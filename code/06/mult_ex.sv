==> flow/design.v <==
package count_one_fsm_pkg;
typedef enum logic[1:0] {
    moore_state0,
    moore_state1,
    moore_state2
} moore_state_t;
typedef enum logic {
    mealy_state0,
    mealy_state1
} mealy_state_t;
endpackage
module mult_ex #(
    parameter WIDTH = 32
) (
    input  logic            clk,
    input  logic            rst_n,
    input  logic[WIDTH-1:0] a,
    input  logic[WIDTH-1:0] b,
    output logic[WIDTH-1:0] lo,
    output logic[WIDTH-1:0] hi,
    input  logic           valid_in,
    output logic           ready_out,
    output logic           valid_out,
    input  logic           ready_in
);
logic[WIDTH-1:0] data_lo;
logic[WIDTH-1:0] data_hi;
typedef enum logic[1:0] {
    IDLE,
    WORKING1,
    WORKING2,
    FINISH
} state_e;
state_e state;
always_ff @(posedge clk, negedge rst_n) begin
    if (!rst_n) begin
        data_lo <= 'd0;
        data_hi <= 'd0;
        state <= IDLE;
    end 
    else begin
        unique case (state)
            IDLE: begin
                if (valid_in) begin
                    {data_hi, data_lo} <= a * b;
                    state <= WORKING1;
                end
            end
            WORKING1: begin
                state <= WORKING2;
            end
            WORKING2: begin
                state <= FINISH;
            end
            FINISH: begin
                if (ready_in)
                    state <= IDLE;
            end
            default:
                state <= IDLE;
        endcase
    end
end
always_comb begin
    ready_out = 1'b0;
    valid_out = 1'b0;
    lo = 0;
    hi = 0;
    unique case (state)
        IDLE: begin
            ready_out = 1'b1;
        end
        FINISH: begin
            valid_out = 1'b1;
            lo = data_lo;
            hi = data_hi;
        end
        default: begin
        end
    endcase
end
endmodule
== Reports on mult_ex ==
The steps from the RTL of mult_ex to its reports follow in flow order.
Line numbers count from 1 in the design file above.
Operators: Yosys type, input widths -> output width; for muxes data width and select width s.
Cell names lack the library's common part.
Not given: -
Inputs
  top: mult_ex
  clock input: clk
  library: sky130hd
  library corner: tt_025C_1v80

== Elaborated design ==
Counts by Yosys on the flattened word-level netlist (proc, flatten, opt, wreduce; memories kept). Register bits leave out memories and registers merged into their read ports (data or address). Print and check cells are left out. Cells with the same type and inputs are merged into one.
Word-level totals
  output and inout port bits: 66
  elaborated cells: 20
  bits of input ports: 68
  flip-flop bits (word level): 66
Cells by class
  reduce/logical cells: 4
  multipliers: 1
  muxes and demuxes: 7
  equal/unequal tests: 5
Operators by type and width (number)
  $mul 32x32->64: 1
  $mux 32: 2
  $pmux 2 s4: 1
  $eq 2x2->1 const B: 2
  $ne 2x2->1 const B: 2
  $reduce_bool 4->1: 1
  $mux 2: 2
  $reduce_and 3->1: 1
  $eq 2x1->1 const B: 1
  $logic_not 2->1: 1
  $reduce_and 2->1: 1
  $mux 1: 2

== Logic depth ==
Yosys ltp: most cells in a row. Word level: on the elaborated netlist, between registers, memories and ports. Mapped: between sequential cells and ports; inverters and the memories' decode and read muxes count.
Depth
  word-level depth: 3
  ABC_AREA: 0
  mapped depth: 29
  depth with buffers taken out: 27

== After synthesis ==
Source: synth_stat.txt of the flow (Yosys; design flattened, memories mapped). It holds for the ABC_AREA given above (unset counts as 0); a run with the other value may have another netlist.
Cell types
  fa_1: number 896, total area 1.79E+04 um2
  and2_1: number 662, total area 4.14E+03 um2
  ha_1: number 263, total area 3.29E+03 um2
  inv_1: number 874, total area 3.28E+03 um2
  nand2_1: number 562, total area 2.11E+03 um2
  dfrtp_1: number 67, total area 1.68E+03 um2
  clkbuf_1: number 232, total area 870.835 um2
  o21ai_0: number 92, total area 460.442 um2
  a21oi_1: number 74, total area 370.355 um2
  xnor2_1: number 38, total area 332.819 um2
  a21o_1: number 27, total area 202.694 um2
  nand4_1: number 25, total area 156.4 um2
  xor2_1: number 15, total area 131.376 um2
  nor2_1: number 32, total area 120.115 um2
  o21bai_1: number 10, total area 75.072 um2
  nand3_1: number 14, total area 70.067 um2
  nor3_1: number 14, total area 70.067 um2
  o21a_1: number 9, total area 67.565 um2
Not listed: further types 49, cells in them 122.
Mapped netlist
  buffers: 250
  sequential area: 1702.9 um2
  flip-flop cells: 68
  synthesis area: 36376.1 um2
  standard cells after synthesis: 4028

== Path before layout ==
Path of least setup slack by OpenSTA after synthesis, without wires, with an ideal clock, recovery checks aside; 20% of the period is set as input and as output delay. Where synthesis merged equal registers, the netlist keeps one of their names.
Timing after synthesis
  path kind: input-to-reg
  from: input b[5]
  to: register data_hi[31]
  path buffers: 2
  slack: 2.226 ns
  data arrival time: 8.805 ns
  required time: 11.031 ns
  path delay: 6.654 ns
  setup time: 0.069 ns
  stages: 24
  input delay: 2.220 ns
  clock period: 11.1 ns
  time at the first pin: 2.220 ns
  synthesis period reached: 8.874 ns
"path delay" is the arrival time less input delay plus setup time.
"stages": output pins that drive a net of the path, with the launching flip-flop's if there is one; two outputs of one cell count as two.
"synthesis period reached" = period - worst setup slack (recovery checks aside). The figure is calculated, with input and output delays left at 20% of the set period.
Between the ends stands the longest chain of elaborated cells between them, by number of cells; it is not shown to be the way that was timed. Of several equally long chains one is given.
Each line given opens the expression or statement behind the cell; cells for indexed reads and writes are added by Yosys, which also makes memories of some case tables.
On the way, after synthesis
  cells stage by stage: clkbuf_1 and2_1 fa_1 fa_1 fa_1 inv_1 fa_1 inv_1 fa_1 inv_1 fa_1 inv_1 fa_1 fa_1 ha_1 buf_4 nand3_2 or4_4 a2111o_1 nand3_2 a21o_4 a31oi_4 or4b_1 nand3_1
  length of the longest elaborated chain: 1
  elaborated cells between the ends (all ways): 1
  source lines of those cells: 1
  classes of those cells: 1 x mul
Ends and longest elaborated chain, after synthesis
  start: declaration: RTL line 18  | input  logic[WIDTH-1:0] b,
  $mul 32x32->64: RTL line 45  | {data_hi, data_lo} <= a * b;
  end: assignment: RTL line 38  | data_hi <= 'd0;
  end: declaration: RTL line 27  | logic[WIDTH-1:0] data_hi;

== Worst path after layout ==
Path of least setup slack in the final report of job 1 (OpenROAD, finished layout, wires in). Where an end is a register, its clock arrival counts in the times.
Timing after layout
  path kind: input-to-reg
  from: input b[5]
  to: register data_hi[14]
  clock period: 9.63 ns
  stages: 24
  path buffers: 3
  slack: 0.31 ns
  setup time: 0.14 ns
  data arrival time: 9.54 ns
  input delay: 1.93 ns
  required time: 9.85 ns
  time at the first pin: 1.93 ns
Between the ends stands the longest chain of elaborated cells between them, by number of cells; it is not shown to be the way that was timed. Of several equally long chains one is given.
On the way, after layout
  cells stage by stage: clkdlybuf4s50_1 buf_12 buf_4 and2_1 fa_1 fa_1 fa_1 inv_1 fa_1 inv_1 fa_1 fa_1 fa_1 fa_1 ha_1 a21oi_1 nand2_1 a221oi_2 nor2_1 o31a_1 o21ai_4 o21ai_1 xnor2_1 o21ai_0
  length of the longest elaborated chain: 1
  elaborated cells between the ends (all ways): 1
  source lines of those cells: 1
  classes of those cells: 1 x mul
Ends and longest elaborated chain, after layout
  start: declaration: RTL line 18  | input  logic[WIDTH-1:0] b,
  $mul 32x32->64: RTL line 45  | {data_hi, data_lo} <= a * b;
  end: assignment: RTL line 38  | data_hi <= 'd0;
  end: declaration: RTL line 27  | logic[WIDTH-1:0] data_hi;

Subject: flow runs of mult_ex

Hi,

Measured data: module mult_ex, platform sky130hd, 2 stored runs of the flow under differing settings, order arbitrary. Input and output delays are each 20% of the period that was set; the output load is 0.01 pF.
By "worst setup path time (ns)" is meant the share of the clock period that the worst setup path is allowed (20% is reserved at inputs, 20% at outputs), minus its slack. Clock arrival times at its registers enter into it.

Flow files of job 1
==> flow/run.sh <==
#!/bin/bash
# the make line also repeats the synthesis and layout settings of config.mk as NAME=value (left out here)
make -C /OpenROAD-flow-scripts/flow DESIGN_CONFIG=/design/flow/config.mk WORK_HOME=/design/flow/orfs CLKGATE_MAP_FILE= finish
==> flow/config.mk <==
export PLATFORM = sky130hd
export DESIGN_NAME = mult_ex
export DESIGN_NICKNAME = mult_ex
export VERILOG_FILES = /design/flow/design.v
export SDC_FILE = /design/flow/constraint.sdc
export NUM_CORES = 4
export LEC_CHECK = 0
export CAP_MARGIN = 20
export CORE_MARGIN = 2
export CORE_UTILIZATION = 20
export SLEW_MARGIN = 20
==> flow/constraint.sdc <==
create_clock -name core_clock -period 9.63 [get_ports {clk}]
set_input_delay 1.9260 -clock core_clock [delete_from_list [all_inputs] [get_ports {clk}]]
set_output_delay 1.9260 -clock core_clock [all_outputs]
set_load 0.01 [all_outputs]

report of job 1
yosys chip area after synthesis (um^2): 36376.1
finish__design__die__area: 185309.0
finish__design__instance__area__stdcell: 42303.1
finish__design__instance__utilization: 0.2341
finish__timing__setup__ws: 0.310
finish__timing__hold__ws: 0.361
worst setup path time (ns): 7.39
worst setup path kind: input-to-reg

Flow files of job 2
==> flow/run.sh <==
#!/bin/bash
# the make line also repeats the synthesis and layout settings of config.mk as NAME=value (left out here)
make -C /OpenROAD-flow-scripts/flow DESIGN_CONFIG=/design/flow/config.mk WORK_HOME=/design/flow/orfs CLKGATE_MAP_FILE= finish
==> flow/config.mk <==
export PLATFORM = sky130hd
export DESIGN_NAME = mult_ex
export DESIGN_NICKNAME = mult_ex
export VERILOG_FILES = /design/flow/design.v
export SDC_FILE = /design/flow/constraint.sdc
export NUM_CORES = 4
export LEC_CHECK = 0
export CAP_MARGIN = 20
export CORE_ASPECT_RATIO = 1.8
export CORE_MARGIN = 2
export CORE_UTILIZATION = 43
export MIN_ROUTING_LAYER = met1
export SETUP_SLACK_MARGIN = 0.64
export SLEW_MARGIN = 15
==> flow/constraint.sdc <==
create_clock -name core_clock -period 6.63 [get_ports {clk}]
set_input_delay 1.3260 -clock core_clock [delete_from_list [all_inputs] [get_ports {clk}]]
set_output_delay 1.3260 -clock core_clock [all_outputs]
set_load 0.01 [all_outputs]

report of job 2
yosys chip area after synthesis (um^2): 36376.1
finish__design__die__area: 87039.8
finish__design__instance__area__stdcell: 46702.3
finish__design__instance__utilization: 0.5554
finish__timing__setup__ws: -1.557
finish__timing__hold__ws: 0.352
worst setup path time (ns): 6.86
worst setup path kind: input-to-reg

Regards
